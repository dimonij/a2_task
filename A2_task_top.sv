==> flow/design.v <==
module A2_task
#( parameter WIDTH = 8, VAL_BITS = 3 )
(
  input logic                    clk_i, srst_i, 
  input logic                    data_val_i,
  input logic  [WIDTH-1:0]       data_i,
  input logic  [VAL_BITS-1:0]    data_mod_i,
  output logic                   ser_data_o,
  output logic                   ser_data_val_o,
  output logic                   busy_o
);  
logic start_flag;
logic [$clog2( VAL_BITS ) + 1:0] sh_count;
always_comb
	begin
		start_flag   = 0;
    if (( data_val_i ) && ( !busy_o ) && ( data_mod_i >= 3 ) ) 
      start_flag = 1;
	end
always_ff @( posedge clk_i )
  begin
    if ( srst_i ) 
      begin
        ser_data_o     <= 0;
        ser_data_val_o <= 0;
        busy_o         <= 0;
        sh_count       <= 0;
      end
    else 
      if ( ( ( start_flag ) | ( busy_o ) ) & ( sh_count <= ( data_mod_i - 1) ) )
        begin
		      busy_o 		     <= 1;
		      ser_data_val_o <= 1;
		      ser_data_o     <= data_i [ ( ( WIDTH-1 ) - sh_count ) ];
		      sh_count 	     <= sh_count + 1;
        end
	    else
        if ( busy_o )
	        begin
		        ser_data_val_o <= 0;
		        ser_data_o     <= 0;
		        busy_o         <= 0;
            sh_count       <= 0;
	        end
  end
endmodule
module A2_task_top
#( parameter WIDTH = 12, VAL_BITS = 4 )
(
  input logic                 clk_i, srst_i,
  input logic                 data_val_i,
  input logic  [WIDTH-1:0]    data_i,
  input logic  [VAL_BITS-1:0] data_mod_i,
  output logic                ser_data_o,
  output logic                ser_data_val_o,
  output logic                busy_o
);
logic                         srst_i_buf;
logic                         data_val_i_buf;
logic          [WIDTH-1:0]    data_i_buf;        
logic          [VAL_BITS-1:0] data_mod_i_buf;    
logic                         ser_data_o_buf;  
logic                         ser_data_val_o_buf;
logic                         busy_o_buf;
A2_task #( WIDTH, VAL_BITS ) A2_task_core_unit
(
  .clk_i           ( clk_i ),
  .srst_i          ( srst_i_buf ),
  .data_val_i      ( data_val_i_buf ),
  .data_i          ( data_i_buf ),
  .data_mod_i      ( data_mod_i_buf ),
  .ser_data_o      ( ser_data_o_buf ),
  .ser_data_val_o  ( ser_data_val_o_buf ),
  .busy_o          ( busy_o_buf )
);
always_ff @( posedge clk_i )
  begin
    srst_i_buf     <= srst_i;
    data_val_i_buf <= data_val_i;
    data_i_buf     <= data_i;
    data_mod_i_buf <= data_mod_i;
    ser_data_o     <= ser_data_o_buf;
    ser_data_val_o <= ser_data_val_o_buf;
    busy_o         <= busy_o_buf;
  end
endmodule
* Reports on A2_task_top
Tool output for the design above, in the order of the flow.
Lines are those of the file above, counted from 1.
Operators: Yosys type, input widths -> output width; for muxes data width and select width s.
The mark - stands for no value.
- Top module :: A2_task_top
- Clock port :: clk_i
- Cell library :: sky130hd
- Library corner :: tt_025C_1v80

* Word-level counts
Yosys after proc, flatten, opt, wreduce and memory -nomap, before mapping. Memory bits, and registers merged into a memory's read port (data or address), are not among the register bits. Print and check cells are not counted. Equal cells are merged and count once.
- Register bits :: 28
- Add/sub/neg operators :: 3
- $lt $le $gt $ge :: 2
- Shift-type cells :: 1
- Muxes and demuxes :: 7
- Bitwise logic cells :: 2
- Reductions and logical operators :: 4
** Operators with widths (count)
- $shiftx 12x32->1 :: 1
- $le 4x32->1 :: 1
- $mux 4 :: 2
- $sub 4x1->5 const B :: 1
- $sub 4x4->5 const A :: 1
- $mux 1 :: 5
- $add 4x1->4 const B :: 1
- $ge 4x2->1 const B :: 1
- $logic_and 1x1->1 :: 2
- $reduce_bool 2->1 :: 1
- $and 1x1->1 :: 1
- $or 1x1->1 :: 1
- $logic_not 1->1 :: 1

* Longest topological paths
Longest topological path by Yosys (ltp), each cell counted once; first at word level (registers and memories cut), then after technology mapping (sequential cells cut; the memories' decode and read muxes count).
- Word-level depth :: 7
- ABC_AREA :: 0
- Gate-level depth with buffers :: 8
- Mapped depth without buffers :: 8

* Netlist
The flow's flattened synthesis, as Yosys stat reports it; memories are mapped. The netlist is that of the ABC_AREA named above (0 if unset); the other value can give another one.
Totals and module areas in this step are rounded.
- Cells in the netlist :: 85
- Synthesis area :: 0.001041 mm²
- Sequential part of the area :: 0.0005605 mm²
- Flip-flops :: 28
** Cell types (count)
- sky130_fd_sc_hd__dfxtp_1 :: 28
- sky130_fd_sc_hd__ha_1 :: 8
- sky130_fd_sc_hd__a221oi_4 :: 1
- sky130_fd_sc_hd__mux4_1 :: 1
- sky130_fd_sc_hd__a21oi_1 :: 5
- sky130_fd_sc_hd__inv_1 :: 6
- sky130_fd_sc_hd__mux4_2 :: 1
- sky130_fd_sc_hd__o31ai_1 :: 3
- sky130_fd_sc_hd__mux2i_1 :: 2
- sky130_fd_sc_hd__xnor2_1 :: 2
- sky130_fd_sc_hd__o211ai_2 :: 1
- sky130_fd_sc_hd__o31ai_2 :: 1
- sky130_fd_sc_hd__or3_1 :: 2
- sky130_fd_sc_hd__a2111o_1 :: 1
- sky130_fd_sc_hd__buf_6 :: 1
- sky130_fd_sc_hd__a311o_1 :: 1
- sky130_fd_sc_hd__a41o_1 :: 1
- sky130_fd_sc_hd__nand3_1 :: 2
Other cell types: 15; their cells: 18.
By module: a second synthesis without flattening, with its own total; a netlist apart from the flattened one above.
- Cells (unflattened synthesis) :: 85
- Area (unflattened synthesis) :: 0.00105 mm²
Each row is one instance without its submodules.
** By module
- A2_task :: instances 1, cells 64, area 0.0006294 mm², seq. area 0.0001401 mm²
- A2_task_top :: instances 1, cells 21, area 0.0004204 mm², seq. area 0.0004204 mm²

* Path before layout
Path of least setup slack by OpenSTA after synthesis, without wires, with an ideal clock, recovery checks aside; 20% of the period is set as input and as output delay. Where synthesis merged equal registers, the netlist keeps one of their names.
- Kind :: register to register
- Start point :: register data_mod_i_buf[0]
- End point :: register A2_task_core_unit.sh_count[3]
- Clock period :: 2.42 ns
- Library setup time :: 0.116 ns
- Arrival :: 1.913 ns
- Data required time :: 2.304 ns
- Slack :: 0.390 ns
- Delay of the path :: 2.029 ns
- Stages on the path :: 9
- Buffers on the path :: 0
- Period reached after synthesis :: 2.03 ns
"delay of the path" = arrival - input delay + setup time.
"stages on the path" counts driving pins, that of a launching flip-flop among them; a cell with two outputs on the path counts twice.
"period reached after synthesis" is the clock period less the worst setup slack; recovery checks do not enter. This is arithmetic on one report: input and output delays are still those of the set period (20% each).
Between the ends stands the longest chain of elaborated cells between them, by number of cells; it is not shown to be the way that was timed. Of several equally long chains one is given.
A line is the first line of the expression or statement that the cell stems from. Yosys adds cells for indexed reads and writes and turns some case tables into memories.
At most two assigning lines are given for a register; there are more.
- Path through :: sky130_fd_sc_hd__dfxtp_1 -> sky130_fd_sc_hd__inv_1 -> sky130_fd_sc_hd__ha_1 -> sky130_fd_sc_hd__xnor2_1 -> sky130_fd_sc_hd__ha_1 -> sky130_fd_sc_hd__and4_1 -> sky130_fd_sc_hd__a221oi_4 -> sky130_fd_sc_hd__or2_2 -> sky130_fd_sc_hd__a41o_1
- Cells in the longest elaborated chain :: 6
** RTL lines, path after synthesis
- start, declared :: RTL line 61 : logic          [VAL_BITS-1:0] data_mod_i_buf;
- start, assigned :: RTL line 81 : data_mod_i_buf <= data_mod_i;
- $ge 4x2->1 :: RTL line 17 : if (( data_val_i ) && ( !busy_o ) && ( data_mod_i >= 3 ) )
- $logic_and 1x1->1 :: RTL line 17
- $mux 1 :: RTL line 17
- $or 1x1->1 :: RTL line 30 : if ( ( ( start_flag ) | ( busy_o ) ) & ( sh_count <= ( data_mod_i - 1) ) )
- $and 1x1->1 :: RTL line 30
- $mux 4 :: RTL line 30
- end, assigned :: RTL line 27 : sh_count       <= 0;
- end, assigned :: RTL line 35 : sh_count <= sh_count + 1;
- end, declared :: RTL line 13 : logic [$clog2( VAL_BITS ) + 1:0] sh_count;

* Worst path after layout
From the final timing report of record 1: the path of least setup slack in the routed layout; clock arrival at registers is part of the times.
- Kind :: register to register
- Start point :: register data_mod_i_buf[0]
- End point :: register A2_task_core_unit.sh_count[2]
- Clock period :: 2.13 ns
- Library setup time :: 0.08 ns
- Arrival :: 2.31 ns
- Data required time :: 2.38 ns
- Slack :: 0.07 ns
- Stages on the path :: 9
- Buffers on the path :: 0
Between the ends stands the longest chain of elaborated cells between them, by number of cells; it is not shown to be the way that was timed. Of several equally long chains one is given.
At most two assigning lines are given for a register; there are more.
- Path through :: sky130_fd_sc_hd__dfxtp_4 -> sky130_fd_sc_hd__inv_4 -> sky130_fd_sc_hd__ha_4 -> sky130_fd_sc_hd__ha_4 -> sky130_fd_sc_hd__nor2b_4 -> sky130_fd_sc_hd__o211ai_2 -> sky130_fd_sc_hd__a221oi_4 -> sky130_fd_sc_hd__o21ai_1 -> sky130_fd_sc_hd__o31ai_1
- Cells in the longest elaborated chain :: 6
** RTL lines, path after layout
- start, declared :: RTL line 61 : logic          [VAL_BITS-1:0] data_mod_i_buf;
- start, assigned :: RTL line 81 : data_mod_i_buf <= data_mod_i;
- $ge 4x2->1 :: RTL line 17 : if (( data_val_i ) && ( !busy_o ) && ( data_mod_i >= 3 ) )
- $logic_and 1x1->1 :: RTL line 17
- $mux 1 :: RTL line 17
- $or 1x1->1 :: RTL line 30 : if ( ( ( start_flag ) | ( busy_o ) ) & ( sh_count <= ( data_mod_i - 1) ) )
- $and 1x1->1 :: RTL line 30
- $mux 4 :: RTL line 30
- end, assigned :: RTL line 27 : sh_count       <= 0;
- end, assigned :: RTL line 35 : sh_count <= sh_count + 1;
- end, declared :: RTL line 13 : logic [$clog2( VAL_BITS ) + 1:0] sh_count;

Flow measurements of A2_task_top on sky130hd: 2 stored runs with different settings, listed in no order. Input and output delays are each 20% of the period that was set; the output load is 0.01 pF.
By "critical path time" is meant the share of the clock period that the worst setup path is allowed (20% is reserved at inputs, 20% at outputs), minus its slack. Clock arrival times at its registers enter into it.
"total power after layout" rests on the timing tool's default activity at the inputs, not on a simulated workload.
Values from the reports are rounded here.

* Record 1
** Files
==> flow/run.sh <==
#!/bin/bash
# the make line also repeats the synthesis and layout settings of config.mk as NAME=value (left out here)
make -C /OpenROAD-flow-scripts/flow DESIGN_CONFIG=/design/flow/config.mk WORK_HOME=/design/flow/orfs CLKGATE_MAP_FILE= finish
==> flow/config.mk <==
export PLATFORM = sky130hd
export DESIGN_NAME = A2_task_top
export DESIGN_NICKNAME = A2_task_top
export VERILOG_FILES = /design/flow/design.v
export SDC_FILE = /design/flow/constraint.sdc
export NUM_CORES = 4
export LEC_CHECK = 0
export CAP_MARGIN = 20
export CORE_MARGIN = 2
export CORE_UTILIZATION = 40
export SETUP_SLACK_MARGIN = 0.4
export SLEW_MARGIN = 20
==> flow/constraint.sdc <==
create_clock -name core_clock -period 2.13 [get_ports {clk_i}]
set_input_delay 0.4260 -clock core_clock [delete_from_list [all_inputs] [get_ports {clk_i}]]
set_output_delay 0.4260 -clock core_clock [all_outputs]
set_load 0.01 [all_outputs]
** Results
- Synthesis area :: 0.001041 mm²
- Overall die area :: 0.003027 mm²
- Standard-cell area after layout :: 0.001454 mm²
- Utilization after layout :: 0.587
- Worst setup slack after layout :: 0.068 ns
- Lowest hold slack :: 0.367 ns
- Total power after layout :: 0.001168 W
- Critical path time :: 2.06 ns
- Worst path kind :: register to register

* Record 2
** Files
==> flow/run.sh <==
#!/bin/bash
# the make line also repeats the synthesis and layout settings of config.mk as NAME=value (left out here)
make -C /OpenROAD-flow-scripts/flow DESIGN_CONFIG=/design/flow/config.mk WORK_HOME=/design/flow/orfs CLKGATE_MAP_FILE= finish
==> flow/config.mk <==
export PLATFORM = sky130hd
export DESIGN_NAME = A2_task_top
export DESIGN_NICKNAME = A2_task_top
export VERILOG_FILES = /design/flow/design.v
export SDC_FILE = /design/flow/constraint.sdc
export NUM_CORES = 4
export LEC_CHECK = 0
export CAP_MARGIN = 10
export CORE_MARGIN = 2
export CORE_UTILIZATION = 42
export MIN_ROUTING_LAYER = met2
export PLACE_DENSITY_LB_ADDON = 0.22
export SLEW_MARGIN = 0
==> flow/constraint.sdc <==
create_clock -name core_clock -period 3.06 [get_ports {clk_i}]
set_input_delay 0.6120 -clock core_clock [delete_from_list [all_inputs] [get_ports {clk_i}]]
set_output_delay 0.6120 -clock core_clock [all_outputs]
set_load 0.01 [all_outputs]
** Results
- Synthesis area :: 0.001041 mm²
- Overall die area :: 0.002893 mm²
- Standard-cell area after layout :: 0.00131 mm²
- Utilization after layout :: 0.544
- Worst setup slack after layout :: 0.862 ns
- Lowest hold slack :: 0.360 ns
- Total power after layout :: 0.0007045 W
- Critical path time :: 2.20 ns
- Worst path kind :: register to register
